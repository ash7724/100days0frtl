==> flow/design.v <==
module seq_generator (
  input           clk,
  input           reset,
  output   [31:0] seq_o
);
    reg [31:0] seq_reg_a,seq_reg_b,seq_reg_next;
    always @(posedge clk) begin
        if(reset) begin
            seq_reg_a<='h0;
            seq_reg_b<=32'h00000001;
        end
        else begin 
            seq_reg_a<=seq_reg_next;
            seq_reg_b<=seq_reg_a;
        end
    end
    always @(posedge clk) begin
        if(reset)
            seq_reg_next<='h0;
        else 
            seq_reg_next<=seq_reg_a+seq_reg_b ;
    end
    assign seq_o=seq_reg_a;
endmodule
# Tool chain data of seq_generator
# Tool output for the design above, in the order of the flow.
# Line numbers count from 1 in the design file above.
# Cell names lack the library's common part.
# The mark n/a stands for no value.
[design]
design = "seq_generator"
clock = "clk"
lib = "sky130hd"
corner = "tt_025C_1v80"

# After elaboration
# Counts by Yosys on the flattened word-level netlist (proc, flatten, opt, wreduce; memories kept). Register bits leave out memories and registers merged into their read ports (data or address); mux counts leave out enables and synchronous resets folded into registers. Print and check cells are left out. Cells with the same type and inputs are merged into one.
[bits]
input_bits = 2
elab_cells = 4
output_inout_bits = 32
reg_bits = 96
[op_classes]
n_addsub = 1
[op_table]
columns = ["operator", "count"]
rows = [
  ["32-bit adder", 1],
]

# Longest topological paths
# Longest topological path by Yosys (ltp), each cell counted once; first at word level (registers and memories cut), then after technology mapping (sequential cells cut; the memories' decode and read muxes count).
[logic_depth]
ltp_word = 1
abc_area = 0
mapped_depth = 8
depth_no_buf = 8

# Netlist
# The flow's flattened synthesis, as Yosys stat reports it; memories are mapped. The netlist is that of the ABC_AREA named above (0 if unset); the other value can give another one.
# Totals and module areas in this step are rounded.
[by_type]
columns = ["cell_type", "count", "area_total_um2"]
rows = [
  ["dfxtp_1", 96, 1.92E+03],
  ["nor2b_1", 71, 444.176],
  ["ha_1", 31, 387.872],
  ["a21oi_1", 40, 200.192],
  ["nor2_1", 30, 112.608],
  ["o21ai_0", 19, 95.091],
  ["nor3_1", 18, 90.086],
  ["xnor2_1", 10, 87.584],
  ["xor2_1", 9, 78.826],
  ["nand2_1", 20, 75.072],
  ["a21o_1", 9, 67.565],
  ["clkbuf_1", 15, 56.304],
  ["o211ai_1", 7, 52.55],
  ["nand4_1", 8, 50.048],
  ["nand3_1", 9, 45.043],
  ["o21a_1", 6, 45.043],
  ["a211oi_1", 5, 37.536],
  ["o21bai_1", 5, 37.536],
]
# Other cell types: 44; their cells: 73.
[synth_totals]
n_buf = 26
ff_cells = 96
stdcells = 481
mapped_area_um2 = 4490
seq_area_um2 = 1920

# Timing after synthesis
# Path of least setup slack by OpenSTA after synthesis, without wires, with an ideal clock, recovery checks aside; 20% of the period is set as input and as output delay. Where synthesis merged equal registers, the netlist keeps one of their names.
[synth_timing]
path_type = "flip-flop to flip-flop"
startpoint = "register seq_reg_a[0]"
endpoint = "register seq_reg_next[28]"
stages = 9
setup_slack_ns = -0.099
tclk_ns = 2.37
delay_ns = 2.469
arrival_ns = 2.346
t_required_ns = 2.247
t_first_pin_ns = 0.000
setup_time_ns = 0.123
path_buffers = 0
period_less_setup_slack_ns = 2.469
# "delay_ns" is the arrival time less input delay plus setup time.
# "stages": output pins that drive a net of the path, with the launching flip-flop's if there is one; two outputs of one cell count as two.
# "period_less_setup_slack_ns" is the clock period less the worst setup slack; recovery checks do not enter. This is arithmetic on one report: input and output delays are still those of the set period (20% each).
# Between the ends stands the longest chain of elaborated cells between them, by number of cells; it is not shown to be the way that was timed. Of several equally long chains one is given.
# Each line given opens the expression or statement behind the cell; cells for indexed reads and writes are added by Yosys, which also makes memories of some case tables.
[synth_via]
path_cell_list = "dfxtp_1 ha_1 fa_1 a21o_1 a221o_2 a21oi_1 o41ai_1 a21oi_1 mux2_1"
elab_chain_len = 1
cone_cells = 1
lines_between = 1
cone_classes = "1 x add/sub"
[synth_lines]
columns = ["item", "line", "source"]
rows = [
  ["start: declaration", 6, "reg [31:0] seq_reg_a,seq_reg_b,seq_reg_next;"],
  ["start: assignment", 9, "seq_reg_a<='h0;"],
  ["start: assignment", 13, "seq_reg_a<=seq_reg_next;"],
  ["32-bit adder", 21, "seq_reg_next<=seq_reg_a+seq_reg_b ;"],
  ["end: assignment", 19, "seq_reg_next<='h0;"],
  ["end: assignment", 21, ""],
  ["end: declaration", 6, ""],
]

# Worst path after layout
# Path of least setup slack in the final report of stored run 1 (OpenROAD, finished layout, wires in). Where an end is a register, its clock arrival counts in the times.
[layout_timing]
path_type = "flip-flop to flip-flop"
startpoint = "register seq_reg_a[0]"
endpoint = "register seq_reg_next[28]"
stages = 9
t_required_ns = 3.40
setup_slack_ns = 0.49
path_buffers = 0
tclk_ns = 3.13
setup_time_ns = 0.11
arrival_ns = 2.91
t_first_pin_ns = 0.38
# Between the ends stands the longest chain of elaborated cells between them, by number of cells; it is not shown to be the way that was timed. Of several equally long chains one is given.
[layout_via]
path_cell_list = "dfxtp_1 ha_1 fa_1 a21o_1 a221o_2 a21oi_1 o41ai_1 a21oi_1 mux2_1"
elab_chain_len = 1
cone_cells = 1
lines_between = 1
cone_classes = "1 x add/sub"
[layout_lines]
columns = ["item", "line", "source"]
rows = [
  ["start: declaration", 6, "reg [31:0] seq_reg_a,seq_reg_b,seq_reg_next;"],
  ["start: assignment", 9, "seq_reg_a<='h0;"],
  ["start: assignment", 13, "seq_reg_a<=seq_reg_next;"],
  ["32-bit adder", 21, "seq_reg_next<=seq_reg_a+seq_reg_b ;"],
  ["end: assignment", 19, "seq_reg_next<='h0;"],
  ["end: assignment", 21, ""],
  ["end: declaration", 6, ""],
]

## Implementation results

Stored flow runs of seq_generator (2 of them; Yosys, OpenROAD, sky130hd). They differ in their settings and are not a sequence. Constraints: input delay and output delay 20% of the set period each, output load 0.01 pF.
By "achievedPeriod_ns" is meant the clock period of the run minus its worst setup slack. This is arithmetic on one report: input and output delays are still those of the set period (20% each).
"critical_path_time_ns" is the time allowed to the run's worst setup path (the clock period less input and output delay, where it has them) less its slack. Clock arrival times count: a late capture clock shortens it, a late launch clock lengthens it.
"fin_power_w" is the tool's figure for a default switching activity; nothing was simulated.
Values from the reports are rounded here.

# stored run 1
==> flow/run.sh <==
#!/bin/bash
# the make line also repeats the synthesis and layout settings of config.mk as NAME=value (left out here)
make -C /OpenROAD-flow-scripts/flow DESIGN_CONFIG=/design/flow/config.mk WORK_HOME=/design/flow/orfs CLKGATE_MAP_FILE= finish
==> flow/config.mk <==
export PLATFORM = sky130hd
export DESIGN_NAME = seq_generator
export DESIGN_NICKNAME = seq_generator
export VERILOG_FILES = /design/flow/design.v
export SDC_FILE = /design/flow/constraint.sdc
export NUM_CORES = 4
export LEC_CHECK = 0
export CAP_MARGIN = 20
export CORE_MARGIN = 2
export CORE_UTILIZATION = 40
export SLEW_MARGIN = 20
==> flow/constraint.sdc <==
create_clock -name core_clock -period 3.13 [get_ports {clk}]
set_input_delay 0.6260 -clock core_clock [delete_from_list [all_inputs] [get_ports {clk}]]
set_output_delay 0.6260 -clock core_clock [all_outputs]
set_load 0.01 [all_outputs]

==> stored run 1: results <==
final_cell_area_um2=5060
post_synth_area_um2=4490
worst_setup_slack_ns=0.485
design_die_area_um2=12100
final_setup_tns_ns=0.000
critical_path_time_ns=2.64
path_kind="flip-flop to flip-flop"
fin_util_frac=0.464
achievedPeriod_ns=2.645
ws_hold_ns=0.441
fin_power_w=0.00214

# stored run 2
==> flow/run.sh <==
#!/bin/bash
# the make line also repeats the synthesis and layout settings of config.mk as NAME=value (left out here)
make -C /OpenROAD-flow-scripts/flow DESIGN_CONFIG=/design/flow/config.mk WORK_HOME=/design/flow/orfs CLKGATE_MAP_FILE= finish
==> flow/config.mk <==
export PLATFORM = sky130hd
export DESIGN_NAME = seq_generator
export DESIGN_NICKNAME = seq_generator
export VERILOG_FILES = /design/flow/design.v
export SDC_FILE = /design/flow/constraint.sdc
export NUM_CORES = 4
export LEC_CHECK = 0
export ABC_AREA = 1
export CAP_MARGIN = 35
export CELL_PAD_IN_SITES_DETAIL_PLACEMENT = 1
export CORE_ASPECT_RATIO = 1.26
export CORE_MARGIN = 2
export CORE_UTILIZATION = 44
export CTS_CLUSTER_DIAMETER = 202
export GPL_ROUTABILITY_DRIVEN = 1
export MIN_ROUTING_LAYER = met1
export PLACE_DENSITY_LB_ADDON = 0.23
export SLEW_MARGIN = 0
==> flow/constraint.sdc <==
create_clock -name core_clock -period 3.64 [get_ports {clk}]
set_input_delay 0.7280 -clock core_clock [delete_from_list [all_inputs] [get_ports {clk}]]
set_output_delay 0.7280 -clock core_clock [all_outputs]
set_load 0.01 [all_outputs]

==> stored run 2: results <==
ws_hold_ns=0.401
final_setup_tns_ns=0.000
final_cell_area_um2=5790
worst_setup_slack_ns=1.44
achievedPeriod_ns=2.201
design_die_area_um2=12400
post_synth_area_um2=5050
fin_power_w=0.00206
fin_util_frac=0.523
critical_path_time_ns=2.20
path_kind="flip-flop to flip-flop"
